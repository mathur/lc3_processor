==> flow/design.v <==
package lc3b_types;
typedef logic  [15:0] lc3b_word;
typedef logic  [7:0] lc3b_byte;
typedef logic  [10:0] lc3b_offset11;
typedef logic  [4:0] lc3b_offset5;
typedef logic  [8:0] lc3b_offset9;
typedef logic  [5:0] lc3b_offset6;
typedef logic  [2:0] lc3b_reg;
typedef logic  [2:0] lc3b_nzp;
typedef logic  [1:0] lc3b_mem_wmask;
typedef logic  [127:0] lc3b_pmem_line;
typedef logic  [15:0]  lc3b_pmem_addr;
typedef logic  [3:0]   lc3b_cache_offset;
typedef logic  [2:0]   lc3b_cache_index;
typedef logic  [8:0]   lc3b_cache_tag;
typedef enum bit [3:0] {
    op_add  = 4'b0001,
    op_and  = 4'b0101,
    op_br   = 4'b0000,
    op_jmp  = 4'b1100,    
    op_jsr  = 4'b0100,    
    op_ldb  = 4'b0010,
    op_ldi  = 4'b1010,
    op_ldr  = 4'b0110,
    op_lea  = 4'b1110,
    op_not  = 4'b1001,
    op_rti  = 4'b1000,
    op_shf  = 4'b1101,
    op_stb  = 4'b0011,
    op_sti  = 4'b1011,
    op_str  = 4'b0111,
    op_trap = 4'b1111
} lc3b_opcode;
typedef enum bit [3:0] {
    alu_add,
    alu_and,
    alu_not,
    alu_pass,
    alu_sll,
    alu_srl,
    alu_sra
} lc3b_alu_op;
typedef struct packed {
    lc3b_opcode opcode;
    lc3b_alu_op alu_op;
    logic load_cc;
    logic load_pc;
    logic load_ir;
    logic load_regfile;
    logic load_mar;
    logic load_mdr;
    logic [2:0] pcmux_sel;
    logic storemux_sel;
	 logic storemux_sel_two;
    logic [2:0] alumux_sel;
	 logic [1:0] alumux_sel_two;
    logic [2:0] regfilemux_sel;
    logic [2:0] marmux_sel;
    logic [2:0] mdrmux_sel;
    logic mem_read;
    logic mem_write;
    logic [1:0] mem_byte_enable;
    logic br_addmux_sel;
    logic destmux_sel;
	 logic uses_sr1;
	 logic uses_sr2;
} lc3b_control_word;
endpackage : lc3b_types
module array #(parameter width = 128)
(
    input clk,
    input write,
    input [2:0] index,
    input [width-1:0] datain,
    output logic [width-1:0] dataout
);
logic [width-1:0] data [7:0];
initial
begin
    for (int i = 0; i < $size(data); i++)
    begin
        data[i] = 1'b0;
    end
end
always_ff @(posedge clk)
begin
    if (write == 1)
    begin
        data[index] = datain;
    end
end
assign dataout = data[index];
endmodule : array
# Step by step through the tools: array
# What the tools print for array, step after step.
# Lines are those of the file above, counted from 1.
# Cell names lack the library's common part.
# A cell with -- has no value.
dict set report inputs {
  top_module {array}
  clk_port {clk}
  lib {sky130hd}
  pvt_corner {tt_025C_1v80}
}

# After elaboration
# Source: Yosys, flattened and elaborated, memories not mapped. Widths are those after wreduce; folded enables and synchronous resets count as part of the registers. Registers that Yosys merges into a memory's read port (data or address) are not register bits. Print and check cells do not count. Equal cells are merged and count once.
# Yosys's memory passes give these memory sizes; they may raise the number of words (mostly to a power of two), join words into wider ones and drop unused or constant bits.
dict set report op_classes {
  n_mux 3
}
# cell n
set op_table {}
lappend op_table {{128-bit 2-to-1 mux} 1}
lappend op_table {{3-bit 2-to-1 mux} 1}
lappend op_table {{1-bit 2-to-1 mux} 1}
dict set report bits {
  reg_bits 0
  ramBits 1024
  memories 1
  in_bits 133
  out_inout_bits 128
  wordCells 4
}
# name size word_bits read_ports write_ports line
set mem_list {}
lappend mem_list {data 8 128 1 1 77} ;# logic [width-1:0] data [7:0];

# Depth
# Yosys ltp: most cells in a row. Word level: on the elaborated netlist, between registers, memories and ports. Mapped: between sequential cells and ports; inverters and the memories' decode and read muxes count.
dict set report logic_depth {
  word_depth 1
  ABC_AREA 0
  ltp_mapped 7
  mapped_depth_nobuf 3
}

# After synthesis
# Source: synth_stat.txt of the flow (Yosys; design flattened, memories mapped). It holds for the ABC_AREA given above (unset counts as 0); a run with the other value may have another netlist.
# The area totals of this step are shown rounded.
dict set report mapped {
  stdcells 1678
  area_um2 38700
  sequential_area_um2 30700
  ffs 1024
  n_buf 91
}
# cell n type_area_um2
set types {}
lappend types {edfxtp_1 1024 3.07E+04}
lappend types {mux4_2 176 3.96E+03}
lappend types {mux2_2 207 2.33E+03}
lappend types {a22oi_1 79 593.069}
lappend types {o211ai_1 39 292.781}
lappend types {buf_6 19 213.955}
lappend types {nand2_1 43 161.405}
lappend types {clkbuf_1 40 150.144}
lappend types {buf_2 17 85.082}
lappend types {buf_1 14 52.55}
lappend types {nor2_1 6 22.522}
lappend types {nor2b_1 3 18.768}
lappend types {a221oi_1 2 17.517}
lappend types {nor3_1 3 15.014}
lappend types {buf_4 1 7.507}
lappend types {inv_1 2 7.507}
lappend types {and2_1 1 6.256}
lappend types {nand2b_1 1 6.256}
lappend types {o21ai_0 1 5.005}

# Timing after synthesis
# OpenSTA on the mapped netlist: ideal clock, no wires. The path of least setup slack (recovery checks aside). Input and output delay are each 20% of the period. Register names are those of the netlist, which keeps one name where synthesis merged equal registers.
dict set report synth_path {
  kind {input-to-reg}
  from {input index[0]}
  to {memory data[0][0]}
  clock_period_ns 25.2
  input_delay_ns 5.040
  setup_ns 0.773
  t_first_pin_ns 5.040
  arrival_time_ns 14.392
  t_required_ns 24.427
  path_slack_ns 10.035
  path_delay_ns 10.125
  driving_pins 5
  path_buffers 4
  period_less_setup_slack_ns 15.165
}
# "path_delay_ns" = arrival - input delay + setup time.
# "driving_pins" counts driving pins, that of a launching flip-flop among them; a cell with two outputs on the path counts twice.
# "period_less_setup_slack_ns" = period - worst setup slack (recovery checks aside). The figure is calculated, with input and output delays left at 20% of the set period.
# The rows between start and end are the longest chain of elaborated cells between them; the timing report does not say that the signal goes this way. Where chains are equally long, one stands for them.
# A line is the first line of the expression or statement that the cell stems from. Yosys adds cells for indexed reads and writes and turns some case tables into memories.
dict set report synth_between {
  path_cell_list {buf_2 -> buf_2 -> buf_2 -> buf_2 -> nor3_1}
  elab_chain_len 1
  cells_between 1
  cone_lines 1
  cone_classes {1 x mux}
}
# element line
set synth_lines {}
lappend synth_lines {{start, declared} 73} ;# input [2:0] index,
lappend synth_lines {{3-bit 2-to-1 mux} 87} ;# if (write == 1)
lappend synth_lines {{end, declared} 77} ;# logic [width-1:0] data [7:0];

# Timing after layout
# From the final timing report of run A: the path of least setup slack in the routed layout; clock arrival at registers is part of the times.
dict set report layout_path {
  kind {input-to-output}
  from {input index[0]}
  to {output dataout[126]}
  clock_period_ns 10.1
  input_delay_ns 2.02
  out_delay_ns 2.02
  t_first_pin_ns 2.02
  arrival_time_ns 5.01
  t_required_ns 8.08
  path_slack_ns 3.07
  driving_pins 7
  path_buffers 4
}
# The rows between start and end are the longest chain of elaborated cells between them; the timing report does not say that the signal goes this way. Where chains are equally long, one stands for them.
# The chain passes a memory read, where the word-level depth is cut; so it can be longer than that depth.
dict set report layout_between {
  path_cell_list {buf_8 -> buf_4 -> nor3_2 -> buf_4 -> a22oi_1 -> o21ai_0 -> clkdlybuf4s50_1}
  elab_chain_len 1
  cells_between 1
  cone_lines 1
  cone_classes {1 x memory}
}
# element line
set layout_lines {}
lappend layout_lines {{start, declared} 73} ;# input [2:0] index,
lappend layout_lines {{memory 8 x 128 bit} 77} ;# logic [width-1:0] data [7:0];
lappend layout_lines {{end, declared} 75} ;# output logic [width-1:0] dataout

# Measured results for array: 2 stored runs of the Yosys and OpenROAD flow on sky130hd. The settings differ; the order carries no meaning. The constraints put input and output delay at 20% of the set period each and load the outputs with 0.01 pF.
# "period_reached_ns" means the clock period less the worst setup slack. The figure is calculated, with input and output delays left at 20% of the set period.
# By "worstPathTime_ns" is meant the share of the clock period that the worst setup path is allowed (20% is reserved at inputs, 20% at outputs), minus its slack. Clock arrival times at its registers enter into it.
# "final_power_w" rests on the timing tool's default activity at the inputs, not on a simulated workload.
# Results are given in rounded form.
run="run A" settings period_ns=10.1 CORE_UTILIZATION=69 PLACE_DENSITY=0.44 CORE_MARGIN=9 TNS_END_PERCENT=65 CTS_CLUSTER_SIZE=10 MAX_ROUTING_LAYER="met4" CAP_MARGIN=20 SLEW_MARGIN=20
run="run A" results yosys_chip_area_um2=38700 die_um2=64900 worstPathTime_ns=2.99 critical_path_kind="input-to-output" setupTns_ns=0.000 post_route_util_frac=0.815 final_power_w=0.00889 post_route_stdcell_area_um2=45100 final_setup_ws_ns=3.07 timing.hold.ws_ns=2.10 period_reached_ns=7.030
run="run B" settings period_ns=23.9 CORE_UTILIZATION=38 SETUP_SLACK_MARGIN=2.75 PLACE_DENSITY=0.89 CORE_ASPECT_RATIO=0.59 CELL_PAD_IN_SITES_DETAIL_PLACEMENT=1 GPL_ROUTABILITY_DRIVEN=0 CTS_CLUSTER_SIZE=62 CTS_CLUSTER_DIAMETER=76 MAX_ROUTING_LAYER="met4" CAP_MARGIN=20 CORE_MARGIN=2 SLEW_MARGIN=20
run="run B" results yosys_chip_area_um2=38700 die_um2=104000 worstPathTime_ns=3.83 critical_path_kind="input-to-output" setupTns_ns=0.000 post_route_util_frac=0.441 final_power_w=0.00321 post_route_stdcell_area_um2=44300 final_setup_ws_ns=10.5 timing.hold.ws_ns=4.83 period_reached_ns=13.391
